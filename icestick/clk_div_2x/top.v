==> flow/design.v <==
module clock_divider (
    input       clk,
    input       rst,
    output  reg out    
);
    parameter                   COUNT_WIDTH = 24;
    parameter [COUNT_WIDTH:0]   MAX_COUNT   = 6000000 - 1;
    wire rst;
    reg div_clk;
    reg [COUNT_WIDTH:0] count;
    always @ (posedge clk or posedge rst) begin
        if (rst == 1'b1) begin
            count <= 0;
            out <= 0;
        end else if (count == MAX_COUNT) begin
            count <= 0;
            out <= ~out;
        end else begin
            count <= count + 1;
        end
    end
endmodule
module top_design (
    input           clk,
    input           rst_btn,
    output  [1:0]   led          
);
    wire rst;
    assign rst = ~rst_btn;
    clock_divider div_1 (
        .clk(clk), 
        .rst(rst), 
        .out(led[0])
    );
    defparam div_1.COUNT_WIDTH  = 32;
    defparam div_1.MAX_COUNT    = 1500000 - 1;
    clock_divider div_2 (
        .clk(clk),
        .rst(rst),
        .out(led[1])
    );
endmodule
### From RTL to reports: top_design

What the tools print for top_design, step after step.
Lines are those of the file above, counted from 1.
Operators: Yosys type, input widths -> output width; for muxes data width and select width s.
Cell names lack the library's common part.
Not given: --

| inputs | value |
|---|---|
| top module | top_design |
| clock input | clk |
| standard-cell library | sky130hd |
| library corner | tt_025C_1v80 |

### Word-level counts

Source: Yosys, flattened and elaborated, memories not mapped. Widths are those after wreduce; folded enables and synchronous resets count as part of the registers. Registers that Yosys merges into a memory's read port (data or address) are not register bits. Print and check cells do not count. Equal cells are merged and count once.

| operators by class | value |
|---|---|
| add/sub/neg operators | 2 |
| multipliers | 0 |
| divide/modulo/power cells | 0 |
| magnitude comparators | 0 |
| equality and inequality tests | 2 |
| shift-type cells | 0 |
| multiplexer cells | 2 |
| bitwise gates (word level) | 2 |
| reduce/logical cells | 0 |

Operators by type and width:

| kind | count |
|---|---|
| $add 33x1->33 const B | 1 |
| $eq 33x21->1 const B | 1 |
| $mux 33 | 1 |
| $add 25x1->25 const B | 1 |
| $eq 25x23->1 const B | 1 |
| $mux 25 | 1 |
| $not 1->1 | 2 |

| bit counts | value |
|---|---|
| register bits after elaboration | 60 |
| latch bits | 0 |
| RAM bits | 0 |
| memory bits (read-only) | 0 |
| clocked read ports x word width | 0 |
| memory cells | 0 |
| input bits | 2 |
| output and inout bits | 2 |
| word-level cells | 12 |

### Logic depth

Longest topological path by Yosys (ltp), each cell counted once; first at word level (registers and memories cut), then after technology mapping (sequential cells cut; the memories' decode and read muxes count).

| logic depth | value |
|---|---|
| word-level depth | 2 |
| ABC_AREA | 0 |
| depth in mapped cells | 6 |
| mapped depth without buffers | 5 |

### Synthesis result

The flow's flattened synthesis, as Yosys stat reports it; memories are mapped. The netlist is that of the ABC_AREA named above (0 if unset); the other value can give another one.

Cell types:

| type | count | area in all (um^2) |
|---|---|---|
| dfrtp_1 | 60 | 1501.44 |
| xor2_1 | 21 | 183.926 |
| xnor2_1 | 20 | 175.168 |
| nand4_1 | 22 | 137.632 |
| nor4_1 | 18 | 112.608 |
| nand3_1 | 22 | 110.106 |
| nand2_1 | 26 | 97.594 |
| nor3_1 | 14 | 70.067 |
| and3_1 | 10 | 62.56 |
| nor2_1 | 16 | 60.058 |
| and4_1 | 6 | 52.55 |
| or3_1 | 7 | 43.792 |
| a21oi_1 | 8 | 40.038 |
| o21ai_0 | 8 | 40.038 |
| nor4b_1 | 4 | 35.034 |
| mux2i_1 | 3 | 30.029 |
| clkbuf_1 | 7 | 26.275 |
| ha_1 | 2 | 25.024 |

Not listed: further types 20, cells in them 35.

| mapped netlist | value |
|---|---|
| mapped cells | 309 |
| cell area after synthesis | 3049.2 um^2 |
| sequential area | 1501.4 um^2 |
| flip-flops | 60 |
| buffer cells | 11 |

The figures by module come from a second, unflattened synthesis with its own total; it is not the netlist above.

| unflattened totals | value |
|---|---|
| cells (unflattened synthesis) | 290 |
| area (unflattened synthesis) | 3010.4 um^2 |

Each row is one instance without its submodules.

Modules:

| module | times used | cells | area (um^2) | sequential area (um^2) |
|---|---|---|---|---|
| clock_divider | 1 | 168 | 1706.6 | 850.8 |
| clock_divider | 1 | 121 | 1300.0 | 650.6 |
| top_design | 1 | 1 | 3.8 | 0.0 |

### Worst setup path after synthesis

OpenSTA on the mapped netlist: ideal clock, no wires. The path of least setup slack (recovery checks aside). Input and output delay are each 20% of the period. Register names are those of the netlist, which keeps one name where synthesis merged equal registers.

| timing path after synthesis | value |
|---|---|
| path type | flip-flop to flip-flop |
| from | reg div_1.count[0] |
| to | reg div_1.count[14] |
| clock period | 1.99 ns |
| setup time | 0.069 ns |
| time at the first pin | 0.000 ns |
| data arrival time | 1.901 ns |
| data required time | 1.921 ns |
| setup slack | 0.021 ns |
| path delay | 1.970 ns |
| stages | 7 |
| buffers on the path | 1 |
| period reached after synthesis | 1.969 ns |

"path delay" is the arrival time less input delay plus setup time.
"stages": output pins that drive a net of the path, with the launching flip-flop's if there is one; two outputs of one cell count as two.
"period reached after synthesis" is the clock period less the worst setup slack; recovery checks do not enter. This is arithmetic on one report: input and output delays are still those of the set period (20% each).
The rows between start and end are the longest chain of elaborated cells between them; the timing report does not say that the signal goes this way. Where chains are equally long, one stands for them.
A line is the first line of the expression or statement that the cell stems from. Yosys adds cells for indexed reads and writes and turns some case tables into memories.
A register here has more assigning lines than the two given.

| between the ends, after synthesis | value |
|---|---|
| cells stage by stage | dfrtp_1 > ha_1 > nand3_1 > or2_2 > clkbuf_1 > or4b_2 > nand3_1 |
| length of the longest elaborated chain | 2 |
| elaborated cells on any way between the ends | 3 |
| RTL lines with such cells | 2 |
| those cells by class | add/sub: 1; eq/ne: 1; mux: 1 |

Ends and longest elaborated chain, after synthesis:

| element | RTL line | text |
|---|---|---|
| start: declaration | 10 | `reg [COUNT_WIDTH:0] count;` |
| start: assignment | 13 | `count <= 0;` |
| start: assignment | 19 | `count <= count + 1;` |
| $add 33x1->33 | 19 |  |
| $mux 33 | 15 | `end else if (count == MAX_COUNT) begin` |
| end: assignment | 16 | `count <= 0;` |
| end: assignment | 19 |  |
| end: declaration | 10 |  |

### Timing after layout

Path of least setup slack in the final report of run B (OpenROAD, finished layout, wires in). Where an end is a register, its clock arrival counts in the times.

| timing path post-layout | value |
|---|---|
| path type | flip-flop to flip-flop |
| from | reg div_2.count[13] |
| to | reg div_2.count[8] |
| clock period | 3.23 ns |
| setup time | 0.13 ns |
| time at the first pin | 0.34 ns |
| data arrival time | 2.57 ns |
| data required time | 3.43 ns |
| setup slack | 0.87 ns |
| stages | 6 |
| buffers on the path | 1 |

The rows between start and end are the longest chain of elaborated cells between them; the timing report does not say that the signal goes this way. Where chains are equally long, one stands for them.
A register here has more assigning lines than the two given.

| between the ends, post-layout | value |
|---|---|
| cells stage by stage | dfrtp_1 > nor4b_1 > nand2_1 > nor4_1 > clkbuf_1 > nor2_1 |
| length of the longest elaborated chain | 2 |
| elaborated cells on any way between the ends | 2 |
| RTL lines with such cells | 1 |
| those cells by class | eq/ne: 1; mux: 1 |

Ends and longest elaborated chain, post-layout:

| element | RTL line | text |
|---|---|---|
| start: declaration | 10 | `reg [COUNT_WIDTH:0] count;` |
| start: assignment | 13 | `count <= 0;` |
| start: assignment | 19 | `count <= count + 1;` |
| $eq 25x23->1 | 15 | `end else if (count == MAX_COUNT) begin` |
| $mux 25 | 15 |  |
| end: assignment | 16 | `count <= 0;` |
| end: assignment | 19 |  |
| end: declaration | 10 |  |

Ticket comment

Record of 2 stored runs of the RTL-to-layout flow on top_design, platform sky130hd. The runs are unordered. Constraints: input delay and output delay 20% of the set period each, output load 0.01 pF.
By "worst path time" is meant the share of the clock period that the worst setup path is allowed (20% is reserved at inputs, 20% at outputs), minus its slack. Clock arrival times at its registers enter into it.

#### Run A

| setting | value |
|---|---|
| period_ns | `1.27` |
| CORE_UTILIZATION | `69` |
| PLACE_DENSITY_LB_ADDON | `0.27` |
| TNS_END_PERCENT | `45` |
| MIN_ROUTING_LAYER | `met2` |
| MAX_ROUTING_LAYER | `met4` |
| CAP_MARGIN | `20` |
| CORE_MARGIN | `2` |
| SLEW_MARGIN | `20` |

Unfinished; error DPL-0038 in clock tree synthesis.

#### Run B

| setting | value |
|---|---|
| period_ns | `3.23` |
| CORE_UTILIZATION | `43` |
| PLACE_DENSITY_LB_ADDON | `0.16` |
| CORE_MARGIN | `7` |
| CELL_PAD_IN_SITES_GLOBAL_PLACEMENT | `1` |
| CELL_PAD_IN_SITES_DETAIL_PLACEMENT | `1` |
| TNS_END_PERCENT | `5` |
| ABC_AREA | `0` |
| GPL_TIMING_DRIVEN | `0` |
| CTS_CLUSTER_SIZE | `27` |
| CTS_CLUSTER_DIAMETER | `299` |
| CAP_MARGIN | `0` |
| SLEW_MARGIN | `0` |
| MAX_ROUTING_LAYER | `met5` |

| result | value |
|---|---|
| synthesized cell area | 3049.2 um^2 |
| area of the die | 9645.2 um^2 |
| total negative slack | 0.000 ns |
| worst path time | 2.36 ns |
| worst setup path kind | flip-flop to flip-flop |
| setup slack of the worst path | 0.867 ns |
| utilization after layout | 50.0 % |
