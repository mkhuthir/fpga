==> flow/design.v <==
module led_count
(
  input  CLK,
  output LED1, LED2, LED3, LED4, LED5,
  output J1_3, J1_4, J1_5, J1_6, J1_7, J1_8, J1_9, J1_10,
  output J2_1, J2_2, J2_3, J2_4, J2_7, J2_8, J2_9, J2_10,
  output J3_3, J3_4, J3_5, J3_6, J3_7, J3_8, J3_9, J3_10
);
  localparam bits = 8;   
  localparam div  = 22;  
  reg [ bits+div-1:0] counter = 0;
  reg [ bits-1:0]     out;
  always @(posedge CLK) begin
    counter <= counter + 1;
    out     <= (counter >> div);   
  end
  assign { LED1, LED2, LED3, LED4, LED5 } = out;
  assign { J1_3, J1_4, J1_5, J1_6, J1_7, J1_8, J1_9, J1_10 } = out;
  assign { J2_1, J2_2, J2_3, J2_4, J2_7, J2_8, J2_9, J2_10 } = out;
  assign { J3_3, J3_4, J3_5, J3_6, J3_7, J3_8, J3_9, J3_10 } = out;
endmodule
**From RTL to reports: led_count**

The steps from the RTL of led_count to its reports follow in flow order.
Line numbers count from 1 in the design file above.
Library cell names are shortened.
The mark n/a stands for no value.

- Design top: led_count
- Clock: CLK
- Library: sky130hd
- Timing corner: tt_025C_1v80

**Word-level counts**

Counts by Yosys on the flattened word-level netlist (proc, flatten, opt, wreduce; memories kept). Register bits leave out memories and registers merged into their read ports (data or address); mux counts leave out enables and synchronous resets folded into registers. Print and check cells are left out. Cells with the same type and inputs are merged into one.

- Add/subtract/negate cells: 1

Operator list:

| operator | count |
|---|---|
| 30-bit by 1-bit adder with 30-bit output with constant B | 1 |

- Register bits after elaboration: 38
- Input bits: 1
- Output and inout port bits: 29
- Elaborated cells: 3

**Logic depth**

Longest topological path by Yosys (ltp), each cell counted once; first at word level (registers and memories cut), then after technology mapping (sequential cells cut; the memories' decode and read muxes count).

- Depth after elaboration: 1
- ABC_AREA: 0
- Mapped depth: 5
- Mapped depth without buffers: 5

**Netlist**

Yosys stat after the flow's synthesis: flattened, memories mapped to cells. It holds for the ABC_AREA given above (unset counts as 0); a run with the other value may have another netlist.

Cell types:

| cell type | count | area in all (um^2) |
|---|---|---|
| dfxtp_1 | 38 | 760.73 |
| xnor2_1 | 19 | 166.41 |
| buf_4 | 21 | 157.651 |
| xor2_1 | 9 | 78.826 |
| nor4_4 | 3 | 63.811 |
| nand3_1 | 10 | 50.048 |
| nand2_1 | 10 | 37.536 |
| nand4_1 | 6 | 37.536 |
| and3_1 | 4 | 25.024 |
| nor2_1 | 6 | 22.522 |
| nand4_4 | 1 | 21.27 |
| nand3_4 | 1 | 17.517 |
| nor3_1 | 3 | 15.014 |
| ha_1 | 1 | 12.512 |
| nand4_2 | 1 | 12.512 |
| inv_1 | 3 | 11.261 |
| nand3_2 | 1 | 10.01 |
| nor4_1 | 1 | 6.256 |
| or2_1 | 1 | 6.256 |

- Standard cells after synthesis: 139
- Cell area after synthesis: 1,512.7 um^2
- Sequential area: 760.7 um^2
- Flip-flop cells: 38
- Buffers: 21

**Timing after synthesis**

OpenSTA on the mapped netlist: ideal clock, no wires. The path of least setup slack (recovery checks aside). Input and output delay are each 20% of the period. Register names are those of the netlist, which keeps one name where synthesis merged equal registers.

- Path type: register to register
- Start point: reg counter[0]
- End point: reg counter[28]
- Period: 2.35 ns
- Library setup time: 0.118 ns
- Launch time at the first pin: 0.000 ns
- Arrival: 1.365 ns
- Data required time: 2.232 ns
- Slack: 0.867 ns
- Path delay: 1.483 ns
- Stages on the path: 6
- Buffers on the path: 0
- Period reached after synthesis: 1.483 ns

"path delay" = arrival - input delay + setup time.
"stages on the path" counts driving pins, that of a launching flip-flop among them; a cell with two outputs on the path counts twice.
"period reached after synthesis" is the clock period less the worst setup slack; recovery checks do not enter. This is arithmetic on one report: input and output delays are still those of the set period (20% each).
Between the ends stands the longest chain of elaborated cells between them, by number of cells; it is not shown to be the way that was timed. Of several equally long chains one is given.
Each line given opens the expression or statement behind the cell; cells for indexed reads and writes are added by Yosys, which also makes memories of some case tables.

- Cell sequence: dfxtp_1 ha_1 nand3_1 nor4_4 nand4_1 xnor2_1
- Length of the longest elaborated chain: 1
- Elaborated cells on any way between the ends: 1
- Source lines of those cells: 1
- Those cells by class: add/sub (1)

Ends and longest elaborated chain, post-synthesis:

| item | RTL line | text |
|---|---|---|
| start, declared | 11 | `reg [ bits+div-1:0] counter = 0;` |
| start, assigned | 14 | `counter <= counter + 1;` |
| 30-bit by 1-bit adder with 30-bit output | 14 |  |
| end, assigned | 14 |  |
| end, declared | 11 |  |

**Path in the finished layout**

From the final timing report of run 2: the path of least setup slack in the routed layout; clock arrival at registers is part of the times.

- Path type: register to output
- Start point: reg out[4]
- End point: out J3_6
- Period: 1.7 ns
- External output delay: 0.34 ns
- Launch time at the first pin: 0.34 ns
- Arrival: 1.27 ns
- Data required time: 1.36 ns
- Slack: 0.09 ns
- Stages on the path: 2
- Buffers on the path: 1

- Cell sequence: dfxtp_1 clkdlybuf4s50_1
- Length of the longest elaborated chain: 0
- Elaborated cells on any way between the ends: 0
- Source lines of those cells: 0

Ends and longest elaborated chain, after layout:

| item | RTL line | text |
|---|---|---|
| start, declared | 12 | `reg [ bits-1:0]     out;` |
| start, assigned | 15 | `out     <= (counter >> div);` |
| end, declared | 7 | `output J3_3, J3_4, J3_5, J3_6, J3_7, J3_8, J3_9, J3_10` |

# Flow runs of led_count

Flow measurements of led_count on sky130hd: 2 stored runs with different settings, listed in no order. Input and output delays are each 20% of the period that was set; the output load is 0.01 pF.
"critical path time" means the part of the period allowed to the worst setup path (the constraints hold back 20% at inputs and 20% at outputs) less its slack; where the path has registers, the arrival times of their clocks count too.
Among the settings, - means not set for that run.
A result given as - is not shown for that run.

| setting or result | run 1 | run 2 |
|---|---|---|
| period_ns | 2.56 | 1.7 |
| CORE_UTILIZATION | 52 | 43 |
| PLACE_DENSITY_LB_ADDON | 0.17 | - |
| CORE_MARGIN | 6 | 2 |
| CELL_PAD_IN_SITES_GLOBAL_PLACEMENT | 3 | - |
| GPL_TIMING_DRIVEN | 1 | - |
| GPL_ROUTABILITY_DRIVEN | 1 | - |
| CTS_CLUSTER_DIAMETER | 394 | - |
| CAP_MARGIN | 5 | 20 |
| MAX_ROUTING_LAYER | met5 | - |
| SLEW_MARGIN | 20 | 20 |
| critical path time (ns) | - | 1.27 |
| type of the worst setup path | - | register to output |
| die footprint (um^2) | - | 4,008.2 |
| post-route utilization | - | 0.529 |
| lowest setup slack (ns) | - | 0.091 |
| total negative slack on setup checks (ns) | - | 0.000 |
| mapped cell area after synthesis (um^2) | - | 1,512.7 |
| standard-cell area after routing (um^2) | - | 1,779.2 |

Run 1: no final report: placement broke off with FLW-0024
